==> flow/design.v <==
module mux16b_2x1(a,
                  b,
                  select,
                  out);
    input [15:0]a, b;
    input select;
    output [15:0]out;
    reg [15:0]out;
    always@(a, b, select)
    begin
        if (select == 0)
            out = a;
        else
            out = b;
    end
endmodule
    module task4(in, clk, reset, sel_12, sel_3, out);  
        input [15:0]in;
        input clk, reset, sel_12, sel_3;
        output [15:0]out;
        reg [15:0]out, reg_a, reg_b;
        wire [15:0]mux_out_1, mux_out_2, mux_out_3, sum_out, sub_out;
        mux16b_2x1 obj0(reg_a, reg_b, sel_12, mux_out_1);
        mux16b_2x1 obj1(reg_a, reg_b, sel_12, mux_out_2);
        assign sum_out = mux_out_1 + mux_out_2;
        assign sub_out = mux_out_1 - mux_out_2;
        mux16b_2x1 obj2(sum_out, sub_out, sel_3, mux_out_3);
        always@(posedge clk, negedge reset)
        begin
            if (reset == 0)
            begin
                out   <= 0;
                reg_a <= 0;
                reg_b <= 0;
            end
            else
            begin
                reg_a <= in;
                reg_b <= out;
                out   <= mux_out_3;
            end
        end
    endmodule
# --- Step by step through the tools: task4 ---
# The steps from the RTL of task4 to its reports follow in flow order.
# Lines are those of the file above, counted from 1.
inputs:
  design: "task4"
  clk_port: "clk"
  lib: "sky130hd"
  pvt_corner: "tt_025C_1v80"

# --- After elaboration ---
# Yosys after proc, flatten, opt, wreduce and memory -nomap, before mapping. Enables and synchronous resets that opt folds into registers are not counted as muxes. Memory bits, and registers merged into a memory's read port (data or address), are not among the register bits. Print and check cells are not counted. Equal cells are merged and count once.
classes:
  add_sub_neg: 2
  mux: 2
ops:
  columns: ["operator", "n"]
  rows:
  - ["two-way mux 16 bit", 2]
  - ["adder 16 bit", 1]
  - ["subtractor 16 bit", 1]
bits:
  ff_bits: 48
  in_bits: 20
  output_inout_bits: 16
  elab_cells: 7

# --- Longest topological paths ---
# Longest topological path by Yosys (ltp), each cell counted once; first at word level (registers and memories cut), then after technology mapping (sequential cells cut; the memories' decode and read muxes count).
depth:
  depth_word: 3
  ABC_AREA: 0
  ltp_mapped: 15
  ltp_nobuf: 13

# --- Synthesis result ---
# Yosys stat after the flow's synthesis: flattened, memories mapped to cells. It holds for the ABC_AREA given above (unset counts as 0); a run with the other value may have another netlist.
# The area totals of this step are shown rounded.
by_type:
  columns: ["type", "n", "type_area_um2"]
  rows:
  - ["sky130_fd_sc_hd__dfrtp_1", 44, 1.1E+03]
  - ["sky130_fd_sc_hd__ha_1", 16, 200.192]
  - ["sky130_fd_sc_hd__xnor2_1", 21, 183.926]
  - ["sky130_fd_sc_hd__mux2_2", 8, 90.086]
  - ["sky130_fd_sc_hd__nor2_1", 22, 82.579]
  - ["sky130_fd_sc_hd__a21oi_1", 16, 80.077]
  - ["sky130_fd_sc_hd__a31oi_1", 10, 62.56]
  - ["sky130_fd_sc_hd__mux2i_1", 6, 60.058]
  - ["sky130_fd_sc_hd__inv_1", 11, 41.29]
  - ["sky130_fd_sc_hd__a21o_1", 5, 37.536]
  - ["sky130_fd_sc_hd__nand2_1", 9, 33.782]
  - ["sky130_fd_sc_hd__o21a_1", 4, 30.029]
  - ["sky130_fd_sc_hd__o32ai_4", 1, 27.526]
  - ["sky130_fd_sc_hd__o41ai_4", 1, 27.526]
  - ["sky130_fd_sc_hd__xor2_1", 3, 26.275]
  - ["sky130_fd_sc_hd__nand2b_1", 4, 25.024]
  - ["sky130_fd_sc_hd__nand3_1", 5, 25.024]
  - ["sky130_fd_sc_hd__o21ai_0", 5, 25.024]
# Other cell types: 30; their cells: 39.
synth_totals:
  cell_count: 230
  mapped_area_um2: 2470
  sequential_area_um2: 1100
  flip_flops: 44
  buf_cells: 8
# The figures by module come from a second, unflattened synthesis with its own total; it is not the netlist above.
hier_totals:
  cells_unflattened: 331
  hier_area_um2: 3530
# Each row is one instance without its submodules.
by_module:
  columns: ["module", "n_inst", "cells", "area_um2", "seq_area_um2"]
  rows:
  - ["task4", 1, 277, 2790, 1200]
  - ["mux16b_2x1", 3, 18, 249, 0.0]

# --- Worst setup path after synthesis ---
# OpenSTA on the mapped netlist: ideal clock, no wires. The path of least setup slack (recovery checks aside). Input and output delay are each 20% of the period. Register names are those of the netlist, which keeps one name where synthesis merged equal registers.
synth_path:
  kind: "input to register"
  start: "in sel_12"
  end: "reg out[13]"
  tclk_ns: 3.91
  in_delay_ns: 0.782
  setup_time_ns: 0.116
  t_first_pin_ns: 0.782
  t_arrival_ns: 3.371
  t_required_ns: 3.794
  setup_slack_ns: 0.423
  path_delay_ns: 2.705
  driving_pins: 14
  n_path_buf: 3
  period_less_setup_slack_ns: 3.487
# "path_delay_ns" is the arrival time less input delay plus setup time.
# "driving_pins" counts driving pins, that of a launching flip-flop among them; a cell with two outputs on the path counts twice.
# "period_less_setup_slack_ns" = period - worst setup slack (recovery checks aside). The figure is calculated, with input and output delays left at 20% of the set period.
# The rows between start and end are the longest chain of elaborated cells between them; the timing report does not say that the signal goes this way. Where chains are equally long, one stands for them.
# Each line given opens the expression or statement behind the cell; cells for indexed reads and writes are added by Yosys, which also makes memories of some case tables.
synth_between:
  cell_sequence: "sky130_fd_sc_hd__buf_6 > sky130_fd_sc_hd__buf_2 > sky130_fd_sc_hd__mux2i_1 > sky130_fd_sc_hd__ha_1 > sky130_fd_sc_hd__o2111a_1 > sky130_fd_sc_hd__nor2b_4 > sky130_fd_sc_hd__nor2_1 > sky130_fd_sc_hd__xnor2_1 > sky130_fd_sc_hd__ha_1 > sky130_fd_sc_hd__clkbuf_1 > sky130_fd_sc_hd__nand3_1 > sky130_fd_sc_hd__a211oi_1 > sky130_fd_sc_hd__o21ai_0 > sky130_fd_sc_hd__o311ai_0"
  elab_chain_cells: 3
  cone_cells: 4
  cone_lines: 3
  cone_classes: "add/sub (2); mux (2)"
synth_rtl:
  columns: ["item", "line_no", "source"]
  rows:
  - ["start, declared", 19, "input clk, reset, sel_12, sel_3;"]
  - ["two-way mux 16 bit", 11, "if (select == 0)"]
  - ["adder 16 bit", 25, "assign sum_out = mux_out_1 + mux_out_2;"]
  - ["two-way mux 16 bit", 11, null]
  - ["end, assigned", 32, "out   <= 0;"]
  - ["end, assigned", 40, "out   <= mux_out_3;"]
  - ["end, declared", 20, "output [15:0]out;"]

# --- Worst path after layout ---
# Path of least setup slack in the final report of entry B (OpenROAD, finished layout, wires in). Where an end is a register, its clock arrival counts in the times.
layout_path:
  kind: "input to register"
  start: "in sel_12"
  end: "reg out[13]"
  tclk_ns: 5.25
  in_delay_ns: 1.05
  setup_time_ns: 0.12
  t_first_pin_ns: 1.05
  t_arrival_ns: 4.46
  t_required_ns: 5.43
  setup_slack_ns: 0.96
  driving_pins: 15
  n_path_buf: 4
# The rows between start and end are the longest chain of elaborated cells between them; the timing report does not say that the signal goes this way. Where chains are equally long, one stands for them.
layout_between:
  cell_sequence: "sky130_fd_sc_hd__dlygate4sd2_1 > sky130_fd_sc_hd__buf_6 > sky130_fd_sc_hd__buf_4 > sky130_fd_sc_hd__mux2i_4 > sky130_fd_sc_hd__ha_1 > sky130_fd_sc_hd__o2111a_1 > sky130_fd_sc_hd__nor2b_4 > sky130_fd_sc_hd__nor2_1 > sky130_fd_sc_hd__xnor2_1 > sky130_fd_sc_hd__ha_1 > sky130_fd_sc_hd__clkbuf_1 > sky130_fd_sc_hd__nand3_1 > sky130_fd_sc_hd__a211oi_1 > sky130_fd_sc_hd__o21ai_0 > sky130_fd_sc_hd__o311ai_0"
  elab_chain_cells: 3
  cone_cells: 4
  cone_lines: 3
  cone_classes: "add/sub (2); mux (2)"
layout_rtl:
  columns: ["item", "line_no", "source"]
  rows:
  - ["start, declared", 19, "input clk, reset, sel_12, sel_3;"]
  - ["two-way mux 16 bit", 11, "if (select == 0)"]
  - ["adder 16 bit", 25, "assign sum_out = mux_out_1 + mux_out_2;"]
  - ["two-way mux 16 bit", 11, null]
  - ["end, assigned", 32, "out   <= 0;"]
  - ["end, assigned", 40, "out   <= mux_out_3;"]
  - ["end, declared", 20, "output [15:0]out;"]

Subject: flow runs of task4

Hi,

Flow measurements of task4 on sky130hd: 2 stored runs with different settings, listed in no order. Input and output delays are each 20% of the period that was set; the output load is 0.01 pF.
"achieved_period_ns" means the clock period less the worst setup slack. The figure is calculated, with input and output delays left at 20% of the set period.
"timing.worst_path_ns": the worst setup path's part of the clock period (all of it between registers, 20% less for each end at a port) less its slack. A launch clock that arrives late makes it longer, a capture clock that arrives late makes it shorter.
"totalPower_mw" is the tool's figure for a default switching activity; nothing was simulated.
The results are shown rounded.

--- entry A ---
==> flow/run.sh <==
#!/bin/bash
# the make line also repeats the synthesis and layout settings of config.mk as NAME=value (left out here)
make -C /OpenROAD-flow-scripts/flow DESIGN_CONFIG=/design/flow/config.mk WORK_HOME=/design/flow/orfs CLKGATE_MAP_FILE= finish
==> flow/config.mk <==
export PLATFORM = sky130hd
export DESIGN_NAME = task4
export DESIGN_NICKNAME = task4
export VERILOG_FILES = /design/flow/design.v
export SDC_FILE = /design/flow/constraint.sdc
export NUM_CORES = 4
export LEC_CHECK = 0
export ABC_AREA = 0
export CAP_MARGIN = 20
export CELL_PAD_IN_SITES_DETAIL_PLACEMENT = 2
export CORE_ASPECT_RATIO = 0.96
export CORE_MARGIN = 9
export CORE_UTILIZATION = 40
export CTS_CLUSTER_SIZE = 12
export GPL_ROUTABILITY_DRIVEN = 1
export GPL_TIMING_DRIVEN = 1
export SLEW_MARGIN = 25
==> flow/constraint.sdc <==
create_clock -name core_clock -period 2.39 [get_ports {clk}]
set_input_delay 0.4780 -clock core_clock [delete_from_list [all_inputs] [get_ports {clk}]]
set_output_delay 0.4780 -clock core_clock [all_outputs]
set_load 0.01 [all_outputs]

==> results, as YAML <==
outcome: "no final report: clock tree synthesis broke off with DPL-0033"

--- entry B ---
==> flow/run.sh <==
#!/bin/bash
# the make line also repeats the synthesis and layout settings of config.mk as NAME=value (left out here)
make -C /OpenROAD-flow-scripts/flow DESIGN_CONFIG=/design/flow/config.mk WORK_HOME=/design/flow/orfs CLKGATE_MAP_FILE= finish
==> flow/config.mk <==
export PLATFORM = sky130hd
export DESIGN_NAME = task4
export DESIGN_NICKNAME = task4
export VERILOG_FILES = /design/flow/design.v
export SDC_FILE = /design/flow/constraint.sdc
export NUM_CORES = 4
export LEC_CHECK = 0
export CAP_MARGIN = 20
export CORE_ASPECT_RATIO = 0.99
export CORE_MARGIN = 8
export CORE_UTILIZATION = 35
export CTS_CLUSTER_DIAMETER = 326
export GPL_TIMING_DRIVEN = 0
export MAX_ROUTING_LAYER = met4
export PLACE_DENSITY_LB_ADDON = 0.3
export SETUP_SLACK_MARGIN = 0.65
export SLEW_MARGIN = 20
export TNS_END_PERCENT = 80
==> flow/constraint.sdc <==
create_clock -name core_clock -period 5.25 [get_ports {clk}]
set_input_delay 1.0500 -clock core_clock [delete_from_list [all_inputs] [get_ports {clk}]]
set_output_delay 1.0500 -clock core_clock [all_outputs]
set_load 0.01 [all_outputs]

==> results, as YAML <==
results:
  timing.hold.ws_ns: 0.380
  finish.utilization_frac: 0.451
  synthArea_um2: 2470
  setup_ws_ns: 0.963
  final_cell_area_um2: 3080
  design_die_area_um2: 10000
  totalPower_mw: 1.82
  achieved_period_ns: 4.287
  timing.worst_path_ns: 3.24
  path_kind: "input to register"
  setupTns_ns: 0.000

Regards
