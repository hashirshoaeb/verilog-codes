==> flow/design.v <==
module mac(A,
           B,
           C,
           D,
           clk,
           reset,
           Acc);
    input [7:0]A, B, C, D;
    input clk, reset;
    output [31:0] Acc;
    reg [31:0] Acc;
    always@(posedge clk, negedge reset)
    begin
        if (reset == 0)
            Acc <= 0;
        else
            Acc <= A * B + C * D + Acc;
    end
endmodule
---- Tool chain data of mac ----
What the tools print for mac, step after step.
Line numbers count from 1 in the design file above.
Operators carry their Yosys type and port widths (W data, S select, Z words).
Library cell names are shortened.
The mark - stands for no value.
design
  top ..................................... mac
  clock input ............................. clk
  cell library ............................ sky130hd
  timing corner ........................... tt_025C_1v80

---- Word-level counts ----
Counts by Yosys on the flattened word-level netlist (proc, flatten, opt, wreduce; memories kept). Register bits leave out memories and registers merged into their read ports (data or address); mux counts leave out enables and synchronous resets folded into registers. Print and check cells are left out. Cells with the same type and inputs are merged into one.
storage and ports
  word-level cells ........................ 5
  flip-flop bits (word level) ............. 32
  input port bits ......................... 34
  output and inout bits ................... 32
operators by class
  $mul .................................... 2
  $add $sub $neg .......................... 2
operator list
  cell              number
  $mul A8 B8 Y16    2
  $add A17 B32 Y32  1
  $add A16 B16 Y17  1

---- Longest topological paths ----
Yosys ltp: most cells in a row. Word level: on the elaborated netlist, between registers, memories and ports. Mapped: between sequential cells and ports; inverters and the memories' decode and read muxes count.
depth
  depth after elaboration ................. 3
  ABC_AREA ................................ 0
  mapped depth ............................ 20
  mapped depth without buffers ............ 20

---- Netlist ----
Yosys stat after the flow's synthesis: flattened, memories mapped to cells. It holds for the ABC_AREA given above (unset counts as 0); a run with the other value may have another netlist.
The area totals of this step are shown rounded.
cells by type
  cell type  number  total area (um2)
  fa_1       112     2242.15
  ha_1       74      925.888
  dfrtp_1    32      800.768
  inv_1      151     566.794
  and2_1     83      519.248
  nand2_1    60      225.216
  xnor2_1    14      122.618
  a21oi_1    24      120.115
  xor2_1     12      105.101
  nor2_1     11      41.29
  a211oi_2   3       37.536
  a21o_1     5       37.536
  nand2b_1   5       31.28
  o211ai_1   4       30.029
  o21ai_1    5       25.024
  a31oi_4    1       21.27
  a211oi_4   1       20.019
  o21ai_0    4       20.019
Other cell types: 21; their cells: 29.
mapped netlist
  flip-flop cells ......................... 32
  buffer cells ............................ 1
  cells in the netlist .................... 630
  sequential part of the area ............. 0.000801 mm2
  mapped area ............................. 0.0061 mm2

---- Timing after synthesis ----
Path of least setup slack by OpenSTA after synthesis, without wires, with an ideal clock, recovery checks aside; 20% of the period is set as input and as output delay. Where synthesis merged equal registers, the netlist keeps one of their names.
timing after synthesis
  path type ............................... input to register
  from .................................... input port B[4]
  to ...................................... register Acc[28]
  external input delay .................... 2.080 ns
  data required time ...................... 10.321 ns
  delay of the path ....................... 4.770 ns
  period .................................. 10.4 ns
  slack ................................... 3.550 ns
  time at the first pin ................... 2.080 ns
  driving pins on the path ................ 19
  buffers on the path ..................... 1
  library setup time ...................... 0.079 ns
  arrival ................................. 6.771 ns
  synthesis period reached ................ 6.85 ns
"delay of the path" = arrival - input delay + setup time.
"driving pins on the path": output pins that drive a net of the path, with the launching flip-flop's if there is one; two outputs of one cell count as two.
"synthesis period reached" is the clock period less the worst setup slack; recovery checks do not enter. This is arithmetic on one report: input and output delays are still those of the set period (20% each).
Between the ends stands the longest chain of elaborated cells between them, by number of cells; it is not shown to be the way that was timed. Of several equally long chains one is given.
A line is the first line of the expression or statement that the cell stems from. Yosys adds cells for indexed reads and writes and turns some case tables into memories.
on the way, after synthesis
  cell sequence ........................... and2_1 > fa_1 > inv_1 > fa_1 > fa_1 > inv_1 > fa_1 > fa_1 > inv_1 > fa_1 > inv_1 > ha_1 > buf_2 > o21ai_1 > a211oi_1 > o21ai_1 > a21o_1 > a211oi_2 > xor2_1
  length of the longest elaborated chain .. 3
  elaborated cells between the ends (all ways) .. 3
  RTL lines with such cells ............... 1
  classes of those cells .................. add/sub: 2; mul: 1
ends and longest elaborated chain, after synthesis
  what              RTL line  RTL
  from (decl)       8         input [7:0]A, B, C, D;
  $mul A8 B8 Y16    17        Acc <= A * B + C * D + Acc;
  $add A16 B16 Y17  17
  $add A17 B32 Y32  17
  to (assign)       15        Acc <= 0;
  to (assign)       17
  to (decl)         10        output [31:0] Acc;

---- Path in the finished layout ----
From the final timing report of job 1: the path of least setup slack in the routed layout; clock arrival at registers is part of the times.
timing post-layout
  path type ............................... input to register
  from .................................... input port B[6]
  to ...................................... register Acc[28]
  period .................................. 5.51 ns
  library setup time ...................... 0.07 ns
  driving pins on the path ................ 20
  slack ................................... -0.23 ns
  buffers on the path ..................... 2
  arrival ................................. 5.95 ns
  time at the first pin ................... 1.10 ns
  data required time ...................... 5.72 ns
  external input delay .................... 1.10 ns
Between the ends stands the longest chain of elaborated cells between them, by number of cells; it is not shown to be the way that was timed. Of several equally long chains one is given.
on the way, post-layout
  cell sequence ........................... buf_12 > and2_4 > fa_1 > inv_2 > fa_2 > fa_1 > inv_2 > fa_1 > fa_1 > inv_1 > fa_1 > inv_2 > ha_4 > buf_6 > o21ai_2 > a211oi_2 > o21ai_4 > a21o_4 > a211oi_2 > xor2_1
  length of the longest elaborated chain .. 3
  elaborated cells between the ends (all ways) .. 3
  RTL lines with such cells ............... 1
  classes of those cells .................. add/sub: 2; mul: 1
ends and longest elaborated chain, post-layout
  what              RTL line  RTL
  from (decl)       8         input [7:0]A, B, C, D;
  $mul A8 B8 Y16    17        Acc <= A * B + C * D + Acc;
  $add A16 B16 Y17  17
  $add A17 B32 Y32  17
  to (assign)       15        Acc <= 0;
  to (assign)       17
  to (decl)         10        output [31:0] Acc;

==> results <==
Record of 2 stored runs of the RTL-to-layout flow on mac, platform sky130hd. The runs are unordered. Constraints: input delay and output delay 20% of the set period each, output load 0.01 pF.
"clock period achieved" is the run's clock period less its worst setup slack. It is reckoned from that one timing run; input and output delays stay at 20% of the period that was set.
Values from the reports are rounded here.

---- job 1 ----
settings
  period_ns = 5.51
  CORE_UTILIZATION = 55
  SETUP_SLACK_MARGIN = 1.45
  PLACE_DENSITY_LB_ADDON = 0.01
  GPL_TIMING_DRIVEN = 0
  GPL_ROUTABILITY_DRIVEN = 0
  CTS_CLUSTER_SIZE = 39
  CAP_MARGIN = 20
  CORE_MARGIN = 2
  SLEW_MARGIN = 20
results
  clock period achieved ................... 5.737 ns
  die size ................................ 0.012 mm2
  post-route setup TNS .................... -2.41 ns
  standard-cell area after layout ......... 0.00802 mm2
  worst setup slack after layout .......... -0.227 ns
  chip area after synthesis (Yosys) ....... 0.0061 mm2

---- job 2 ----
settings
  period_ns = 9.47
  CORE_UTILIZATION = 63
  SETUP_SLACK_MARGIN = -0.56
  PLACE_DENSITY = 0.35
  CORE_MARGIN = 4
  CELL_PAD_IN_SITES_GLOBAL_PLACEMENT = 0
  TNS_END_PERCENT = 75
  CTS_CLUSTER_SIZE = 14
  CTS_CLUSTER_DIAMETER = 291
  CAP_MARGIN = 0
  SLEW_MARGIN = 20
  MAX_ROUTING_LAYER = met5
results
  clock period achieved ................... 7.395 ns
  die size ................................ 0.0113 mm2
  post-route setup TNS .................... 0.000 ns
  standard-cell area after layout ......... 0.00702 mm2
  worst setup slack after layout .......... 2.08 ns
  chip area after synthesis (Yosys) ....... 0.0061 mm2
